==> flow/design.v <==
module spi_state(
  input wire clk,                
  input wire reset,              
  input wire [15:0] datain,      
  input wire spi_miso,           
  output wire spi_cs_l,          
  output wire spi_sclk,          
  output wire spi_data,          
  output wire [4:0] counter,     
  output reg [15:0] received_data  
);
  reg [15:0] shift_reg;          
  reg [4:0] count;               
  reg cs_l;                      
  reg sclk;                      
  reg [2:0] state;               
  always @(posedge clk or posedge reset) begin
    if (reset) begin
      shift_reg <= 16'b0;
      count <= 5'd16;
      cs_l <= 1'b1;
      sclk <= 1'b0;
      state <= 0;
      received_data <= 16'b0;
    end else begin
      case (state)
        0: begin
          sclk <= 1'b0;
          cs_l <= 1'b1;
          state <= 1;
        end
        1: begin
          sclk <= 1'b0;
          cs_l <= 1'b0;
          shift_reg <= datain;
          count <= 5'd16;
          state <= 2;
        end
        2: begin
          sclk <= 1'b0;
          state <= 3;
        end
        3: begin
          sclk <= 1'b1;
          if (count > 0) begin
            received_data[count - 1] <= spi_miso;
            count <= count - 1;
            state <= 2;
          end else begin
            state <= 0;
          end
        end
        default: state <= 0;  
      endcase
    end
  end
  assign spi_cs_l = cs_l;                  
  assign spi_sclk = sclk;                 
  assign spi_data = shift_reg[count - 1];  
  assign counter = count;                  
endmodule
module spi_slave (
    input wire spi_sclk,        
    input wire spi_cs_l,        
    input wire spi_mosi,        
    output wire spi_miso,       
    input wire [15:0] slave_data,  
    output reg [15:0] received_data,  
    input wire reset,
    input wire clk              
);
reg [15:0] shift_reg = 16'd0;
reg [3:0] bit_count = 4'd0;
assign spi_miso = shift_reg[15];  
always @(posedge spi_sclk or posedge reset) begin
    if (reset) begin
        bit_count <= 4'd0;
        shift_reg <= slave_data;
        received_data <= 16'd0;
    end else if (!spi_cs_l) begin
        received_data <= {received_data[14:0], spi_mosi};
        shift_reg <= {shift_reg[14:0], 1'b0};
        bit_count <= bit_count + 1;
    end
end
endmodule
# From RTL to reports: spi_state
# Tool output for the design above, in the order of the flow.
# Lines are those of the file above, counted from 1.
# Cell names lack the library's common part.
design:
  top_module: "spi_state"
  clock: "clk"
  cell_library: "sky130hd"
  corner: "tt_025C_1v80"

# Word-level counts
# Counts by Yosys on the flattened word-level netlist (proc, flatten, opt, wreduce; memories kept). Register bits leave out memories and registers merged into their read ports (data or address). Print and check cells are left out. Cells with the same type and inputs are merged into one.
bits:
  output_inout_bits: 24
  reg_bits: 41
classes:
  add_sub_neg: 2
  logic: 3
  eq_ne: 4
  shifts: 3
  muxes: 6
  n_reduce_logical: 7
  compare: 1
op_table:
  columns: ["op", "n"]
  rows:
  - ["variable shift 1 x 33 -> 16 bit", 1]
  - ["variable shift 1 x 33 -> 16 bit with constant A", 1]
  - ["negator 32 -> 33 bit", 1]
  - ["bitwise AND 16 bit", 1]
  - ["OR 16 bit", 1]
  - ["indexed select 16 x 6 -> 1 bit", 1]
  - ["inverter 16 bit", 1]
  - ["parallel mux 5 bit (select 2 bit)", 1]
  - ["parallel mux 2 bit (select 4 bit)", 1]
  - ["nonzero test 2 bit", 3]
  - ["subtractor 5 x 1 -> 6 bit with constant B", 1]
  - ["greater-than comparator 5 x 1 -> 1 bit with constant B", 1]
  - ["two-way mux 5 bit", 1]
  - ["== test 2 bit with constant B", 2]
  - ["AND reduction 2 bit", 2]
  - ["parallel mux 1 bit (select 2 bit)", 2]
  - ["zero test 3 bit", 1]
  - ["OR reduction 3 bit", 1]
  - ["== test 2 x 1 -> 1 bit with constant B", 1]
  - ["!= test 2 bit with constant B", 1]
  - ["two-way mux 2 bit", 1]

# Depth
# Longest topological path by Yosys (ltp), each cell counted once; first at word level (registers and memories cut), then after technology mapping (sequential cells cut; the memories' decode and read muxes count).
logic_depth:
  depth_word: 6
  abc_area: 0
  mapped_depth: 16
  depth_no_buf: 13

# Synthesis result
# The flow's flattened synthesis, as Yosys stat reports it; memories are mapped. The netlist is that of the ABC_AREA named above (0 if unset); the other value can give another one.
types:
  columns: ["cell", "n", "type_area_um2"]
  rows:
  - ["dfrtp_1", 40, 1000.96]
  - ["mux2_2", 28, 315.302]
  - ["ha_1", 11, 137.632]
  - ["mux4_2", 4, 90.086]
  - ["dfstp_2", 3, 78.826]
  - ["nor3_1", 13, 65.062]
  - ["nor4_1", 7, 43.792]
  - ["nor3b_2", 3, 37.536]
  - ["inv_1", 9, 33.782]
  - ["mux2_1", 3, 33.782]
  - ["nand2_1", 9, 33.782]
  - ["nand2b_1", 5, 31.28]
  - ["nand4_1", 5, 31.28]
  - ["xnor2_4", 1, 27.526]
  - ["xor2_4", 1, 27.526]
  - ["o221ai_1", 3, 26.275]
  - ["and3_1", 4, 25.024]
  - ["buf_4", 3, 22.522]
# Other cell types: 42; their cells: 62.
synth_totals:
  mapped_cells: 214
  ff_cells: 43
  mapped_area_um2: 2591.2
  n_buf: 11

# Worst setup path after synthesis
# Path of least setup slack by OpenSTA after synthesis, without wires, with an ideal clock, recovery checks aside; 20% of the period is set as input and as output delay. Where synthesis merged equal registers, the netlist keeps one of their names.
synth_timing:
  kind: "flip-flop to flip-flop"
  start: "register count[0]"
  end: "register received_data[3]"
  tclk_ns: 4.04
  launch_ns: 0.000
  path_slack_ns: 0.342
  path_delay_ns: 3.699
  setup_ns: 0.128
  path_stages: 17
  t_arrival_ns: 3.571
  period_less_setup_slack_ns: 3.698
# "path_delay_ns" = arrival - input delay + setup time.
# "path_stages" counts driving pins, that of a launching flip-flop among them; a cell with two outputs on the path counts twice.
# "period_less_setup_slack_ns" = period - worst setup slack (recovery checks aside). The figure is calculated, with input and output delays left at 20% of the set period.
# Between the ends stands the longest chain of elaborated cells between them, by number of cells; it is not shown to be the way that was timed. Of several equally long chains one is given.
# A line is the first line of the expression or statement that the cell stems from. Yosys adds cells for indexed reads and writes and turns some case tables into memories.
# A register here has more assigning lines than the two given.
# Where a signal picks the word or bit written, the line may be left out of the assigning lines.
synth_between:
  cell_sequence: "dfrtp_1 buf_6 buf_4 inv_1 ha_1 buf_4 nor3b_4 xnor2_4 nand2_1 or3_1 inv_1 ha_1 nand2b_1 nor3_2 o221ai_2 nor4_1 mux2_1"
  elab_chain_len: 6
synth_lines:
  columns: ["item", "line", "rtl"]
  rows:
  - ["start, declared", 13, "reg [4:0] count;"]
  - ["start, assigned", 20, "count <= 5'd16;"]
  - ["start, assigned", 47, "count <= count - 1;"]
  - ["subtractor 5 x 1 -> 6 bit", 46, "received_data[count - 1] <= spi_miso;"]
  - ["negator 32 -> 33 bit", 46, null]
  - ["variable shift 1 x 33 -> 16 bit", 46, null]
  - ["inverter 16 bit", 46, null]
  - ["bitwise AND 16 bit", 46, null]
  - ["OR 16 bit", 46, null]
  - ["end, assigned", 24, "received_data <= 16'b0;"]
  - ["end, declared", 10, "output reg [15:0] received_data"]

# Worst path after layout
# From the final timing report of flow run B: the path of least setup slack in the routed layout; clock arrival at registers is part of the times.
layout_timing:
  kind: "flip-flop to output port"
  start: "register count[0]"
  end: "output port spi_data"
  path_slack_ns: 2.30
  out_delay_ns: 1.40
  tclk_ns: 7.01
  path_stages: 9
  launch_ns: 0.30
  t_arrival_ns: 3.31
# Between the ends stands the longest chain of elaborated cells between them, by number of cells; it is not shown to be the way that was timed. Of several equally long chains one is given.
# A register here has more assigning lines than the two given.
layout_between:
  cell_sequence: "dfrtp_1 inv_1 ha_1 mux4_2 mux2i_1 nor3_1 a21oi_1 nor2b_1 clkdlybuf4s50_1"
  elab_chain_len: 2
layout_lines:
  columns: ["item", "line", "rtl"]
  rows:
  - ["start, declared", 13, "reg [4:0] count;"]
  - ["start, assigned", 20, "count <= 5'd16;"]
  - ["start, assigned", 47, "count <= count - 1;"]
  - ["subtractor 5 x 1 -> 6 bit", 59, "assign spi_data = shift_reg[count - 1];"]
  - ["indexed select 16 x 6 -> 1 bit", 59, null]
  - ["end, declared", 8, "output wire spi_data,"]

# Below are 2 stored runs of the flow (Yosys, OpenROAD; platform sky130hd) on spi_state, each with its settings and what was measured, unordered. Constraints: input delay and output delay 20% of the set period each, output load 0.01 pF.
# By "period_reached_ns" is meant the clock period of the run minus its worst setup slack. This is arithmetic on one report: input and output delays are still those of the set period (20% each).
# "worst_setup_path_time_ns" = time allowed to the worst setup path (clock period - input delay - output delay, where it has them) - its slack; a late launch clock adds to it, a late capture clock takes from it.
# "fin_power_w": no workload was simulated; the value follows from the tool's default switching activity.
runs:
  - name: "flow run A"
    settings:
      period_ns: 2.92
      CORE_UTILIZATION: 68
      SETUP_SLACK_MARGIN: 0.02
      PLACE_DENSITY: 0.66
      HOLD_SLACK_MARGIN: -0.1
      CELL_PAD_IN_SITES_DETAIL_PLACEMENT: 2
      ABC_AREA: 1
      GPL_TIMING_DRIVEN: 1
      GPL_ROUTABILITY_DRIVEN: 1
      CTS_CLUSTER_SIZE: 72
      MAX_ROUTING_LAYER: "met4"
      CAP_MARGIN: 20
      CORE_MARGIN: 2
      SLEW_MARGIN: 20
    outcome: "not finished: placement ended with a tool error"
  - name: "flow run B"
    settings:
      period_ns: 7.01
      CORE_UTILIZATION: 29
      SETUP_SLACK_MARGIN: 0.74
      CTS_CLUSTER_SIZE: 58
      CAP_MARGIN: 25
      MAX_ROUTING_LAYER: "met4"
      CORE_MARGIN: 2
      SLEW_MARGIN: 20
    results:
      stdcell_area_um2: 3176.8
      final_hold_ws_ns: 0.407
      setupTns_ns: 0.000
      ys_area_um2: 2591.2
      util_frac: 0.366
      worst_setup_path_time_ns: 3.31
      timing.worst_path_kind: "flip-flop to output port"
      design_die_area_um2: 9707.2
      fin_power_w: 0.0004259
      period_reached_ns: 4.714
      worstSetupSlack_ns: 2.296
